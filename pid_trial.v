==> flow/design.v <==
`timescale 1ns / 1ps
module pid(pwm, enc, set_val, clk, rst_n);
	parameter N = 8;
	output reg [N-1 : 0] pwm; 
	input [N-1 : 0] enc; 
	input [N-1 : 0] set_val;
	input clk;
	input rst_n;
	reg signed [N-1 : 0] k1 = 40;				 
	reg signed [N-1 : 0] k2 = 8;				 
	reg signed [N-1 : 0] k3 = 2;				 
	reg signed [N-1 : 0] error;
	integer pwm_mid;
	integer pwm_old ;
	integer e_prev[1:2];
	integer actual ;
	integer target ;
always @ (posedge clk)
	begin
	 if(set_val[N-1])
		begin
			target[31 : N-1] <= {(33 - N){1}};
			target[N-2 : 0] <= set_val[N-2 : 0];
		end
	 else
		begin
			target[31 : N-1] <= {(33 - N){0}};
			target[N-2 : 0] <= set_val[N-2 : 0];
		end
	 if(enc[N-1])
		begin
			actual[31 : N-1] <= {(33 - N){1}};
			actual[N-2 : 0] <= enc[N-2 : 0];
		end
	 else
		begin
			actual[31 : N-1] <= {(33 - N){0}};
			actual[N-2 : 0] <= enc[N-2 : 0];
		end
	end
reg [17:0] ticker ;
wire click ;
always @ (posedge clk)
	begin
	 if(!rst_n)	ticker <= 0;
	 else if(ticker == 74999) 								 
		ticker <= 0;
	 else 
		ticker <= ticker + 1;
	end
assign click = ((ticker == 74998)||(ticker == 74999) ? 1'b1 : 1'b0);  
	always @ (posedge clk)
	begin
		error <= target - actual ;
		if (!rst_n)
		 begin
			pwm_old <= 0;
			e_prev[1] <= 0;
			e_prev[2] <= 0;
		 end
		else if (click)
		 begin
			e_prev[2] <= e_prev[1];
			e_prev[1] <= error;
			pwm_old <= pwm_mid;
			pwm_mid <= pwm_old + k1*error - k2*e_prev[1] + k3*e_prev[2];		 
			if(pwm_mid[31])	pwm <= 0;
			else if(pwm_mid > 127) pwm <= 127;
			else pwm[N-1 : 0] <= pwm_mid[N-1 : 0] ;
		 end
	end
endmodule 
; Tool chain data of pid
; Tool output for the design above, in the order of the flow.
; Line numbers count from 1 in the design file above.
; Operators: Yosys type, input widths -> output width; for muxes data width and select width s.
; Cell names lack the library's common part.
; A cell with n/a has no value.
[setup]
design = pid
clock_port = clk
lib = sky130hd
pvt_corner = tt_025C_1v80

; After elaboration
; Source: Yosys, flattened and elaborated. Widths are those after wreduce. Registers that Yosys merges into a memory's read port (data or address) are not register bits. Print and check cells do not count. Equal cells are merged and count once.
[word_totals]
register_bits = 130
latchBits = 0
ramBits = 0
mem_bits_ro = 0
clocked_rd_ports_x_width = 0
mem_count = 0
inputBits = 18
output_inout_bits = 8
elab_cells = 28
[classes]
n_addsub = 5
mul = 1
div_mod_pow = 0
cmp = 1
eq_ne = 2
shifts = 0
muxes = 4
logic = 1
reduce_and_logical = 4
[ops]
columns = op, n
row1 = $mul 4x8->12 const A, 1
row2 = $eq 18x17->1 const B, 2
row3 = $sub 32x11->32, 1
row4 = $add 32x15->32, 1
row5 = $gt 32x8->1 const B, 1
row6 = $add 32x9->32, 1
row7 = $add 18x1->18 const B, 1
row8 = $sub 8x8->8, 1
row9 = $mux 7, 1
row10 = $reduce_or 2->1, 2
row11 = $mux 1, 3
row12 = $reduce_and 2->1, 1
row13 = $logic_or 1x1->1, 1
row14 = $not 1->1, 1

; Depth
; Depth = most cells in a row (Yosys ltp): at word level without a register or memory, in the mapped netlist without a sequential cell, where the memories' decode and read muxes count.
[logic_depth]
word_depth = 4
abc_area = 0
ltp_mapped = 19
mapped_depth_nobuf = 18

; Mapped cells and area
; Source: synth_stat.txt of the flow (Yosys; design flattened, memories mapped). It holds for the ABC_AREA given above (unset counts as 0); a run with the other value may have another netlist.
[types]
columns = cell, n, area_total_um2
row1 = dfxtp_1, 90, 1.8E+03
row2 = edfxtp_1, 40, 1.2E+03
row3 = fa_1, 59, 1.18E+03
row4 = ha_1, 54, 675.648
row5 = nand2_1, 123, 461.693
row6 = inv_1, 117, 439.171
row7 = a21oi_1, 80, 400.384
row8 = xnor2_1, 31, 271.51
row9 = xor2_1, 26, 227.718
row10 = nor2_1, 47, 176.419
row11 = a21o_1, 18, 135.13
row12 = o21ai_0, 21, 105.101
row13 = nand3_1, 16, 80.077
row14 = and3_1, 12, 75.072
row15 = clkbuf_1, 20, 75.072
row16 = nor2b_1, 9, 56.304
row17 = a31oi_1, 8, 50.048
row18 = nor3_1, 9, 45.043
; Other cell types: 35; their cells: 72.
[mapped]
cells = 852
yosys_area_um2 = 8000.2
ff_cells = 130

; Timing after synthesis
; Source: OpenSTA report_checks on the synthesized netlist (no wires, ideal clock, input and output delay 20% of the period each), path of least setup slack; recovery checks are left aside. Register names are those of the netlist, which keeps one name where synthesis merged equal registers.
[synth_timing]
kind = register to register
start = reg error[1]
end = reg pwm_mid[25]
clock_period_ns = 6.42
setup_time_ns = 0.265
launch_ns = 0.000
arrival_time_ns = 6.017
required_time_ns = 6.155
setup_slack_ns = 0.138
delay_ns = 6.282
stages = 17
n_path_buf = 1
period_less_setup_slack_ns = 6.282
; "delay_ns" = arrival - input delay + setup time.
; "stages": output pins that drive a net of the path, with the launching flip-flop's if there is one; two outputs of one cell count as two.
; "period_less_setup_slack_ns" is the clock period less the worst setup slack; recovery checks do not enter. This is arithmetic on one report: input and output delays are still those of the set period (20% each).
; Between the ends stands the longest chain of elaborated cells between them, by number of cells; it is not shown to be the way that was timed. Of several equally long chains one is given.
; A line is the first line of the expression or statement that the cell stems from. Yosys adds cells for indexed reads and writes and turns some case tables into memories.
[synth_between]
path_cell_list = dfxtp_1 ha_1 ha_1 fa_1 a21o_1 a21oi_1 o21bai_1 o211ai_1 fa_1 ha_1 clkbuf_1 a21oi_1 nand3_1 a31o_2 a221o_1 and4b_1 or3_1
elab_chain_cells = 4
cone_cells = 4
cone_classes = add/sub: 3; mul: 1
[synth_rtl]
columns = element, line
row1 = "start, declared", 12  ; reg signed [N-1 : 0] error;
row2 = "start, assigned", 54
row3 = $mul 4x8->12, 66  ; pwm_mid <= pwm_old + k1*error - k2*e_prev[1] + k3*e_prev[2];
row4 = $add 32x15->32, 66
row5 = $sub 32x11->32, 66
row6 = $add 32x9->32, 66
row7 = "end, assigned", 66
row8 = "end, declared", 13  ; integer pwm_mid;

; Path in the finished layout
; Path of least setup slack in the final report of job 1 (OpenROAD, finished layout, wires in). Where an end is a register, its clock arrival counts in the times.
[layout_timing]
kind = register to register
start = reg error[1]
end = reg pwm_mid[30]
clock_period_ns = 5.64
setup_time_ns = 0.25
launch_ns = 0.42
arrival_time_ns = 5.42
required_time_ns = 5.81
setup_slack_ns = 0.39
stages = 21
n_path_buf = 5
; Between the ends stands the longest chain of elaborated cells between them, by number of cells; it is not shown to be the way that was timed. Of several equally long chains one is given.
[layout_between]
path_cell_list = dfxtp_2 ha_4 ha_4 fa_2 a21o_1 a21oi_2 o21bai_1 o211ai_1 buf_2 buf_2 buf_2 buf_2 fa_1 ha_1 clkbuf_1 nand2_1 nor2_1 nand3_1 a2111oi_1 nor4b_1 a311o_1
elab_chain_cells = 4
cone_cells = 4
cone_classes = add/sub: 3; mul: 1
[layout_rtl]
columns = element, line
row1 = "start, declared", 12  ; reg signed [N-1 : 0] error;
row2 = "start, assigned", 54
row3 = $mul 4x8->12, 66  ; pwm_mid <= pwm_old + k1*error - k2*e_prev[1] + k3*e_prev[2];
row4 = $add 32x15->32, 66
row5 = $sub 32x11->32, 66
row6 = $add 32x9->32, 66
row7 = "end, assigned", 66
row8 = "end, declared", 13  ; integer pwm_mid;

Ticket comment

Module pid, platform sky130hd: 2 stored runs of the flow (Yosys, OpenROAD) with differing settings, in no particular order. Input and output delays are each 20% of the period that was set; the output load is 0.01 pF.
"worst_path_ns" is the time allowed to the run's worst setup path (the clock period less input and output delay, where it has them) less its slack. Clock arrival times count: a late capture clock shortens it, a late launch clock lengthens it.
"power_total_uw" rests on the timing tool's default activity at the inputs, not on a simulated workload.

# job 1
==> flow/run.sh <==
#!/bin/bash
# the make line also repeats the synthesis and layout settings of config.mk as NAME=value (left out here)
make -C /OpenROAD-flow-scripts/flow DESIGN_CONFIG=/design/flow/config.mk WORK_HOME=/design/flow/orfs CLKGATE_MAP_FILE= finish
==> flow/config.mk <==
export PLATFORM = sky130hd
export DESIGN_NAME = pid
export DESIGN_NICKNAME = pid
export VERILOG_FILES = /design/flow/design.v
export SDC_FILE = /design/flow/constraint.sdc
export NUM_CORES = 4
export LEC_CHECK = 0
export CAP_MARGIN = 20
export CELL_PAD_IN_SITES_GLOBAL_PLACEMENT = 0
export CORE_MARGIN = 8
export CORE_UTILIZATION = 52
export CTS_CLUSTER_DIAMETER = 167
export GPL_TIMING_DRIVEN = 0
export PLACE_DENSITY_LB_ADDON = 0.08
export SLEW_MARGIN = 40
==> flow/constraint.sdc <==
create_clock -name core_clock -period 5.64 [get_ports {clk}]
set_input_delay 1.1280 -clock core_clock [delete_from_list [all_inputs] [get_ports {clk}]]
set_output_delay 1.1280 -clock core_clock [all_outputs]
set_load 0.01 [all_outputs]

==> job 1: results <==
synth_chip_area_um2=8000.2
design.die.area_um2=19609.8
finalUtil_pct=60.7
fin_hold_ws_ns=0.450
power_total_uw=5252
worst_path_ns=5.25
path_kind="register to register"
timing.setup.ws_ns=0.389
total_negative_slack_ns=0.000

# job 2
==> flow/run.sh <==
#!/bin/bash
# the make line also repeats the synthesis and layout settings of config.mk as NAME=value (left out here)
make -C /OpenROAD-flow-scripts/flow DESIGN_CONFIG=/design/flow/config.mk WORK_HOME=/design/flow/orfs CLKGATE_MAP_FILE= finish
==> flow/config.mk <==
export PLATFORM = sky130hd
export DESIGN_NAME = pid
export DESIGN_NICKNAME = pid
export VERILOG_FILES = /design/flow/design.v
export SDC_FILE = /design/flow/constraint.sdc
export NUM_CORES = 4
export LEC_CHECK = 0
export CAP_MARGIN = 20
export CORE_MARGIN = 2
export CORE_UTILIZATION = 18
export CTS_CLUSTER_DIAMETER = 325
export GPL_ROUTABILITY_DRIVEN = 1
export MAX_ROUTING_LAYER = met4
export PLACE_DENSITY = 0.95
export SLEW_MARGIN = 20
==> flow/constraint.sdc <==
create_clock -name core_clock -period 10.9 [get_ports {clk}]
set_input_delay 2.1800 -clock core_clock [delete_from_list [all_inputs] [get_ports {clk}]]
set_output_delay 2.1800 -clock core_clock [all_outputs]
set_load 0.01 [all_outputs]

==> job 2: results <==
synth_chip_area_um2=8000.2
design.die.area_um2=46147.6
finalUtil_pct=21.7
fin_hold_ws_ns=0.446
power_total_uw=2765
worst_path_ns=5.33
path_kind="register to register"
timing.setup.ws_ns=5.569
total_negative_slack_ns=0.000
