==> flow/design.v <==
`timescale 1ns / 1ps
module pn_drive(pwm_en, clk, pwm_out, pwm_in, H1, H2, H3, AP, AN, BP, BN, CP, CN);
	input pwm_en ;
   input clk ;
   output wire pwm_out ;
   input [7:0] pwm_in ;
	input H1, H2, H3 ;
	output AP, BP, CP ;
	output AN, BN, CN ;
	reg [7:0] count ;
	reg pwm_out_r ;
   assign pwm_out = pwm_out_r;
	initial begin
		count = 0 ;
		pwm_out_r = 0;
	end
  	always @(posedge clk)
	begin
	if(pwm_en)
	begin
		count <= count + 1 ;
		pwm_out_r <= (pwm_in > count) ? 1 : 0 ;
	end
	else
		pwm_out_r <= 0 ;
	end
	reg [5:0] output_reg = 6'b000000 ;
	wire AP_r, AN_r, BP_r, BN_r, CP_r, CN_r ;
	always @(*)
	begin
	 case ({H1, H2, H3})
		3'b001  : output_reg <= 6'b101100 ;
		3'b010  : output_reg <= 6'b110010 ;
		3'b100  : output_reg <= 6'b001011 ;
		3'b011  : output_reg <= 6'b111000 ;
		3'b101  : output_reg <= 6'b001110 ;
		3'b110  : output_reg <= 6'b100011 ;
		default : output_reg <= 6'b101010 ;
	 endcase
	end
	assign {AP_r, AN_r, BP_r, BN_r, CP_r, CN_r} = output_reg ;
	assign AP = AP_r | (!pwm_out) ;
	assign AN = AN_r & (pwm_out) ;
	assign BP = BP_r | (!pwm_out) ;
	assign BN = BN_r & (pwm_out) ;
	assign CP = CP_r | (!pwm_out) ;
	assign CN = CN_r & (pwm_out) ;
endmodule
# Tool chain data of pn_drive
# The steps from the RTL of pn_drive to its reports follow in flow order.
# Lines are those of the file above, counted from 1.
# Library cell names are shortened.
# The mark n/a stands for no value.
[inputs]
top = "pn_drive"
clock_port = "clk"
lib = "sky130hd"
lib_corner = "tt_025C_1v80"

# Elaborated design
# Counts by Yosys on the flattened word-level netlist (proc, flatten, opt, wreduce; memories kept). Register bits leave out memories and registers merged into their read ports (data or address); mux counts leave out enables and synchronous resets folded into registers. Print and check cells are left out. Cells with the same type and inputs are merged into one.
[bits]
out_inout_bits = 7
register_bits = 9
inputBits = 13
word_cells = 19
[classes]
n_eq = 6
n_reduce_logical = 1
logic = 6
n_mux = 2
add_sub_neg = 1
cmp = 1
[op_table]
columns = ["cell", "n"]
rows = [
  ["case mux 6 bit (select 6 bit)", 1],
  ["== test 3 bit with constant B", 3],
  ["adder 8 x 1 -> 8 bit with constant B", 1],
  ["> comparator 8 bit", 1],
  ["== test 3 x 2 -> 1 bit with constant B", 2],
  ["AND 1 bit", 3],
  ["bitwise OR 1 bit", 3],
  ["== test 3 x 1 -> 1 bit with constant B", 1],
  ["zero test 1 bit", 1],
  ["two-way mux 1 bit", 1],
]

# Depth
# Yosys ltp: most cells in a row. Word level: on the elaborated netlist, between registers, memories and ports. Mapped: between sequential cells and ports; inverters and the memories' decode and read muxes count.
[logic_depth]
depth_word = 3
ABC_AREA = 0
ltp_mapped = 6
ltp_nobuf = 6

# Synthesis result
# The flow's flattened synthesis, as Yosys stat reports it; memories are mapped. The netlist is that of the ABC_AREA named above (0 if unset); the other value can give another one.
[types]
columns = ["type", "n", "area_total_um2"]
rows = [
  ["edfxtp_1", 8, 240.23],
  ["ha_1", 9, 112.608],
  ["xnor2_1", 5, 43.792],
  ["and3b_1", 3, 26.275],
  ["inv_1", 6, 22.522],
  ["nand3b_1", 3, 22.522],
  ["a21oi_1", 4, 20.019],
  ["dfxtp_1", 1, 20.019],
  ["nand4_1", 3, 18.768],
  ["nor4_2", 1, 12.512],
  ["inv_2", 3, 11.261],
  ["nand3_1", 2, 10.01],
  ["o21ai_0", 2, 10.01],
  ["o21ba_2", 1, 10.01],
  ["xor2_1", 1, 8.758],
  ["and3_2", 1, 7.507],
  ["nand2_1", 2, 7.507],
  ["o211ai_1", 1, 7.507],
  ["nor2b_1", 1, 6.256],
]
[synth_totals]
yosys_area_um2 = 618.1
mapped_cells = 57
buf_cells = 0
ffs = 9
sequential_area_um2 = 260.2

# Worst setup path after synthesis
# Path of least setup slack by OpenSTA after synthesis, without wires, with an ideal clock, recovery checks aside; 20% of the period is set as input and as output delay. Where synthesis merged equal registers, the netlist keeps one of their names.
[synth_path]
path_kind = "flip-flop to flip-flop"
from = "register count[1]"
to = "register pwm_out_r"
path_stages = 7
launch_ps = 0
path_buffers = 0
slack_ps = 53
required_ps = 1285
tclk_ps = 1400
delay_ps = 1346
t_arrival_ps = 1231
setup_ps = 115
period_less_setup_slack_ps = 1347
# "delay_ps" is the arrival time less input delay plus setup time.
# "path_stages": output pins that drive a net of the path, with the launching flip-flop's if there is one; two outputs of one cell count as two.
# "period_less_setup_slack_ps" = period - worst setup slack (recovery checks aside). The figure is calculated, with input and output delays left at 20% of the set period.
# Between the ends stands the longest chain of elaborated cells between them, by number of cells; it is not shown to be the way that was timed. Of several equally long chains one is given.
# A line is the first line of the expression or statement that the cell stems from. Yosys adds cells for indexed reads and writes and turns some case tables into memories.
[synth_between]
path_cell_list = "edfxtp_1 inv_1 ha_1 nor2b_1 o211ai_1 a21oi_1 o21ba_2"
elab_chain_len = 2
cells_between = 2
lines_between = 1
cone_classes = "1 x compare; 1 x mux"
[synth_rtl]
columns = ["element", "line_no", "text"]
rows = [
  ["start, declared", 10, "reg [7:0] count ;"],
  ["start, assigned", 21, "count <= count + 1 ;"],
  ["> comparator 8 bit", 22, "pwm_out_r <= (pwm_in > count) ? 1 : 0 ;"],
  ["two-way mux 1 bit", 22, ""],
  ["end, assigned", 22, ""],
  ["end, assigned", 25, "pwm_out_r <= 0 ;"],
  ["end, declared", 11, "reg pwm_out_r ;"],
]

# Timing after layout
# From the final timing report of entry A: the path of least setup slack in the routed layout; clock arrival at registers is part of the times.
# The path's times are printed in steps of 10 ps; the period is the one set.
[layout_path]
path_kind = "input port to output port"
from = "input H1"
to = "output CN"
input_delay_ps = 570
required_ps = 2270
path_stages = 3
t_arrival_ps = 1760
output_delay_ps = 570
tclk_ps = 2840
slack_ps = 510
launch_ps = 570
path_buffers = 2
# Between the ends stands the longest chain of elaborated cells between them, by number of cells; it is not shown to be the way that was timed. Of several equally long chains one is given.
[layout_between]
path_cell_list = "clkdlybuf4s50_1 and3b_1 clkdlybuf4s50_1"
elab_chain_len = 3
cells_between = 8
lines_between = 2
cone_classes = "6 x eq/ne; 1 x mux; 1 x logic"
[layout_rtl]
columns = ["element", "line_no", "text"]
rows = [
  ["start, declared", 7, "input H1, H2, H3 ;"],
  ["== test 3 bit", 31, "case ({H1, H2, H3})"],
  ["case mux 6 bit (select 6 bit)", 31, ""],
  ["AND 1 bit", 47, "assign CN = CN_r & (pwm_out) ;"],
  ["end, declared", 9, "output AN, BN, CN ;"],
]

# 2 stored runs of pn_drive in the flow (synthesis by Yosys, layout by OpenROAD, sky130hd cells), in arbitrary order. Constraints: input delay and output delay 20% of the set period each, output load 0.01 pF.
# "clock_period_reached_ps" = clock period - worst setup slack. The figure is calculated, with input and output delays left at 20% of the set period.
# "worst_path_time_ps" means the part of the period allowed to the worst setup path (the constraints hold back 20% at inputs and 20% at outputs) less its slack; where the path has registers, the arrival times of their clocks count too.
# By "totalPower_mw" is meant OpenSTA's value without simulated activity: inputs other than the clock are taken to toggle once in ten clock periods, and the tool carries that through the logic.
# "worst_path_time_ps" is known to 10 ps.

[[run]]
name = "entry A"
[run.settings]
period_ns = 2.84
CORE_UTILIZATION = 57
SETUP_SLACK_MARGIN = 0.45
PLACE_DENSITY_LB_ADDON = 0.22
GPL_TIMING_DRIVEN = 0
GPL_ROUTABILITY_DRIVEN = 1
CTS_CLUSTER_DIAMETER = 105
SLEW_MARGIN = 40
CAP_MARGIN = 20
CORE_MARGIN = 2
[run.results]
ws_hold_ps = 605
ys_area_um2 = 618.1
worst_path_time_ps = 1190
timing.worst_path_kind = "input port to output port"
totalPower_mw = 0.3357
cell_area_final_um2 = 848.3
clock_period_reached_ps = 2331
worstSetupSlack_ps = 509
total_die_area_um2 = 1363.8
final_setup_tns_ps = 0
layout_utilization_pct = 88.1

[[run]]
name = "entry B"
[run.settings]
period_ns = 1.21
CORE_UTILIZATION = 36
SETUP_SLACK_MARGIN = 0.3
PLACE_DENSITY_LB_ADDON = 0.23
CORE_ASPECT_RATIO = 1.18
ABC_AREA = 0
CAP_MARGIN = 5
SLEW_MARGIN = 0
MIN_ROUTING_LAYER = "met1"
MAX_ROUTING_LAYER = "met4"
CORE_MARGIN = 2
[run.results]
ws_hold_ps = 516
ys_area_um2 = 618.1
worst_path_time_ps = 1410
timing.worst_path_kind = "flip-flop to flip-flop"
totalPower_mw = 0.9233
cell_area_final_um2 = 975.9
clock_period_reached_ps = 1406
worstSetupSlack_ps = -196
total_die_area_um2 = 2065.5
final_setup_tns_ps = -839
layout_utilization_pct = 59.5
