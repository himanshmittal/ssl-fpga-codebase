==> flow/design.v <==
`timescale 1ns / 1ps
module decoder(clk, quadA, quadB, reset, total);
input clk, quadA, quadB, reset;
output [7:0]total;
reg [7:0] count;
reg [7:0] total;
reg [2:0] quadA_delayed, quadB_delayed;
always @(posedge clk) quadA_delayed <= {quadA_delayed[1:0], quadA};
always @(posedge clk) quadB_delayed <= {quadB_delayed[1:0], quadB};
wire count_enable = quadA_delayed[1] ^ quadA_delayed[2] ^ quadB_delayed[1] ^ quadB_delayed[2];
	 reg [17:0] ticker ;
	 wire click1 ;
	 wire click2 ;
always @ (posedge clk)
	begin
	 if(!reset)
		ticker <= 0;
	 else if(ticker == 74999) 								 
		ticker <= 0;
	 else 
		ticker <= ticker + 1;
	end
assign click1 = ((ticker == 74998)||(ticker == 74999) ? 1'b1 : 1'b0);  
assign click2 = ((ticker == 0) ? 1'b1 : 1'b0 ) ; 	  
always @ (posedge clk)
	begin
	 if(!reset)			total <= 0 ;
	 else if(click1)	total <= count ;
	end
always @ (posedge clk)
	if(!reset)			count <= 0;
	else if(click2)	count <= 8'b0 ;
	else
begin
  if(count_enable)
  begin
	 count <= count+1;
  end
end
endmodule
Reports on decoder
Tool output for the design above, in the order of the flow.
Lines are those of the file above, counted from 1.
Library cell names are shortened.
The mark - stands for no value.
- top: decoder
- clock input: clk
- standard-cell library: sky130hd
- timing corner: tt_025C_1v80

Word level
Source: Yosys, flattened and elaborated, memories not mapped. Widths are those after wreduce. Registers that Yosys merges into a memory's read port (data or address) are not register bits. Print and check cells do not count. Equal cells are merged and count once.
- flip-flop bits (word level): 40
- bits of input ports: 4
- output and inout port bits at 8
- word-level cells: 19
- noted add/subtract/negate cells: 2
- noted eq/ne operators: 2
- mux-type cells: 2
- bitwise gates (word level): 4
- reduce/logical cells: 4
- operator list (operator ; count):
    equality test 18 x 17 -> 1 bit with constant B ; 2
    adder 18 x 1 -> 18 bit with constant B ; 1
    logical NOT 18 bit ; 1
    adder 8 x 1 -> 8 bit with constant B ; 1
    OR reduction 2 bit ; 2
    XOR 1 bit ; 3
    two-way mux 1 bit ; 2
    logical OR 1 bit ; 1
    inverter 1 bit ; 1

Depth
Depth = most cells in a row (Yosys ltp): at word level without a register or memory, in the mapped netlist without a sequential cell, where the memories' decode and read muxes count.
- word-level depth at 3
- ABC_AREA: 0
- noted depth in mapped cells: 6
- mapped depth without buffers at 6

After synthesis
Source: synth_stat.txt of the flow (Yosys; design flattened, memories mapped). It holds for the ABC_AREA given above (unset counts as 0); a run with the other value may have another netlist.
The area totals of this step are shown rounded.
- cell types (cell ; count ; area in all (um^2)):
    dfxtp_1 ; 40 ; 800.768
    mux2i_1 ; 10 ; 100.096
    nand2_1 ; 26 ; 97.594
    nor2_1 ; 19 ; 71.318
    xnor2_1 ; 8 ; 70.067
    xor2_1 ; 7 ; 61.309
    a21oi_1 ; 10 ; 50.048
    ha_1 ; 4 ; 50.048
    and4_1 ; 5 ; 43.792
    or3_1 ; 7 ; 43.792
    nand3_1 ; 8 ; 40.038
    o21ai_0 ; 8 ; 40.038
    nand4_1 ; 5 ; 31.28
    inv_1 ; 7 ; 26.275
    nand4_4 ; 1 ; 21.27
    nor4_1 ; 3 ; 18.768
    nor4b_1 ; 2 ; 17.517
    o41ai_2 ; 1 ; 16.266
Not listed: further types 12, cells in them 17.
- mapped cells at 188
- chip area (Yosys) at 1700 um^2
- noted sequential part of the area: 800 um^2
- flip-flops: 40
- buffer cells at 5

Timing after synthesis
OpenSTA on the mapped netlist: ideal clock, no wires. The path of least setup slack (recovery checks aside). Input and output delay are each 20% of the period. Register names are those of the netlist, which keeps one name where synthesis merged equal registers.
- kind: reg-to-reg
- start: register ticker[1]
- end: register ticker[14]
- period: 2740 ps
- noted library setup time: 71 ps
- time at the first pin at 0 ps
- data arrival time: 1735 ps
- required time: 2669 ps
- path slack: 934 ps
- noted path delay: 1806 ps
- noted driving pins on the path: 6
- buffers on the path: 0
- period reached after synthesis at 1806 ps
"path delay" = arrival - input delay + setup time.
"driving pins on the path" counts driving pins, that of a launching flip-flop among them; a cell with two outputs on the path counts twice.
"period reached after synthesis" is the clock period less the worst setup slack; recovery checks do not enter. This is arithmetic on one report: input and output delays are still those of the set period (20% each).
Between the ends stands the longest chain of elaborated cells between them, by number of cells; it is not shown to be the way that was timed. Of several equally long chains one is given.
Each line given opens the expression or statement behind the cell; cells for indexed reads and writes are added by Yosys, which also makes memories of some case tables.
A register here has more assigning lines than the two given.
- path through: dfxtp_1 -> ha_1 -> nand3_1 -> or4_4 -> or3_1 -> a21oi_1
- noted length of the longest elaborated chain: 2
- elaborated cells between the ends (all ways) at 3
- classes of those cells: add/sub: 1; eq/ne: 1; reduce/logical: 1
- RTL lines, path after synthesis (what ; RTL line ; text):
    start, declared ; 11 ; reg [17:0] ticker ;
    start, assigned ; 17 ; ticker <= 0;
    start, assigned ; 21 ; ticker <= ticker + 1;
    equality test 18 x 17 -> 1 bit ; 18 ; else if(ticker == 74999)
    OR reduction 2 bit ; - ;
    end, assigned ; 17 ;
    end, assigned ; 21 ;
    end, declared ; 11 ;

Path in the finished layout
From the final timing report of run 1: the path of least setup slack in the routed layout; clock arrival at registers is part of the times.
The path's times are printed in steps of 10 ps; the period is the one set.
- kind: reg-to-reg
- start: register ticker[1]
- end: register ticker[14]
- period: 3370 ps
- noted library setup time: 70 ps
- time at the first pin at 290 ps
- data arrival time: 2320 ps
- required time: 3590 ps
- path slack: 1270 ps
- noted driving pins on the path: 6
- buffers on the path: 0
Between the ends stands the longest chain of elaborated cells between them, by number of cells; it is not shown to be the way that was timed. Of several equally long chains one is given.
A register here has more assigning lines than the two given.
- path through: dfxtp_1 -> ha_1 -> nand3_1 -> or4_4 -> or3_1 -> a21oi_1
- noted length of the longest elaborated chain: 2
- elaborated cells between the ends (all ways) at 3
- classes of those cells: add/sub: 1; eq/ne: 1; reduce/logical: 1
- RTL lines, path after layout (what ; RTL line ; text):
    start, declared ; 11 ; reg [17:0] ticker ;
    start, assigned ; 17 ; ticker <= 0;
    start, assigned ; 21 ; ticker <= ticker + 1;
    equality test 18 x 17 -> 1 bit ; 18 ; else if(ticker == 74999)
    OR reduction 2 bit ; - ;
    end, assigned ; 17 ;
    end, assigned ; 21 ;
    end, declared ; 11 ;

FLOW RESULTS
============

2 stored runs of decoder in the flow (synthesis by Yosys, layout by OpenROAD, sky130hd cells), in arbitrary order. Constraints: input delay and output delay 20% of the set period each, output load 0.01 pF.
"period reached" means the clock period less the worst setup slack. The figure is calculated, with input and output delays left at 20% of the set period.
"critical path time" = time allowed to the worst setup path (clock period - input delay - output delay, where it has them) - its slack; a late launch clock adds to it, a late capture clock takes from it.
"power consumption" rests on the timing tool's default activity at the inputs, not on a simulated workload.
"critical path time" is given in steps of 10 ps.
The results are shown rounded.

Run 1

==> flow/run.sh <==
#!/bin/bash
# the make line also repeats the synthesis and layout settings of config.mk as NAME=value (left out here)
make -C /OpenROAD-flow-scripts/flow DESIGN_CONFIG=/design/flow/config.mk WORK_HOME=/design/flow/orfs CLKGATE_MAP_FILE= finish
==> flow/config.mk <==
export PLATFORM = sky130hd
export DESIGN_NAME = decoder
export DESIGN_NICKNAME = decoder
export VERILOG_FILES = /design/flow/design.v
export SDC_FILE = /design/flow/constraint.sdc
export NUM_CORES = 4
export LEC_CHECK = 0
export CAP_MARGIN = 20
export CELL_PAD_IN_SITES_DETAIL_PLACEMENT = 0
export CELL_PAD_IN_SITES_GLOBAL_PLACEMENT = 0
export CORE_ASPECT_RATIO = 1.82
export CORE_MARGIN = 9
export CORE_UTILIZATION = 45
export MAX_ROUTING_LAYER = met4
export PLACE_DENSITY_LB_ADDON = 0.12
export SETUP_SLACK_MARGIN = -0.28
export SLEW_MARGIN = 20
export TNS_END_PERCENT = 70
==> flow/constraint.sdc <==
create_clock -name core_clock -period 3.37 [get_ports {clk}]
set_input_delay 0.6740 -clock core_clock [delete_from_list [all_inputs] [get_ports {clk}]]
set_output_delay 0.6740 -clock core_clock [all_outputs]
set_load 0.01 [all_outputs]

Measured in run 1:
- noted the synthesized cell area: 1700 um^2
- noted the die size: 6400 um^2
- standard-cell area of the final layout at 2000 um^2
- final utilization: 0.56
- setup slack of the worst path at 1300 ps
- noted the final setup TNS: 0 ps
- lowest hold slack at 330 ps
- power consumption at 0.93 mW
- period reached: 2102 ps
- critical path time at 2100 ps
- class of the worst setup path: reg-to-reg

Run 2

==> flow/run.sh <==
#!/bin/bash
# the make line also repeats the synthesis and layout settings of config.mk as NAME=value (left out here)
make -C /OpenROAD-flow-scripts/flow DESIGN_CONFIG=/design/flow/config.mk WORK_HOME=/design/flow/orfs CLKGATE_MAP_FILE= finish
==> flow/config.mk <==
export PLATFORM = sky130hd
export DESIGN_NAME = decoder
export DESIGN_NICKNAME = decoder
export VERILOG_FILES = /design/flow/design.v
export SDC_FILE = /design/flow/constraint.sdc
export NUM_CORES = 4
export LEC_CHECK = 0
export CAP_MARGIN = 20
export CELL_PAD_IN_SITES_GLOBAL_PLACEMENT = 0
export CORE_MARGIN = 2
export CORE_UTILIZATION = 58
export CTS_CLUSTER_SIZE = 46
export MAX_ROUTING_LAYER = met5
export PLACE_DENSITY_LB_ADDON = 0.13
export SETUP_SLACK_MARGIN = 0.13
export SLEW_MARGIN = 20
==> flow/constraint.sdc <==
create_clock -name core_clock -period 1.56 [get_ports {clk}]
set_input_delay 0.3120 -clock core_clock [delete_from_list [all_inputs] [get_ports {clk}]]
set_output_delay 0.3120 -clock core_clock [all_outputs]
set_load 0.01 [all_outputs]

Measured in run 2:
- noted the synthesized cell area: 1700 um^2
- noted the die size: 3400 um^2
- standard-cell area of the final layout at 2500 um^2
- final utilization: 0.91
- setup slack of the worst path at -140 ps
- noted the final setup TNS: -1600 ps
- lowest hold slack at 340 ps
- power consumption at 1.9 mW
- period reached: 1697 ps
- critical path time at 1700 ps
- class of the worst setup path: reg-to-reg
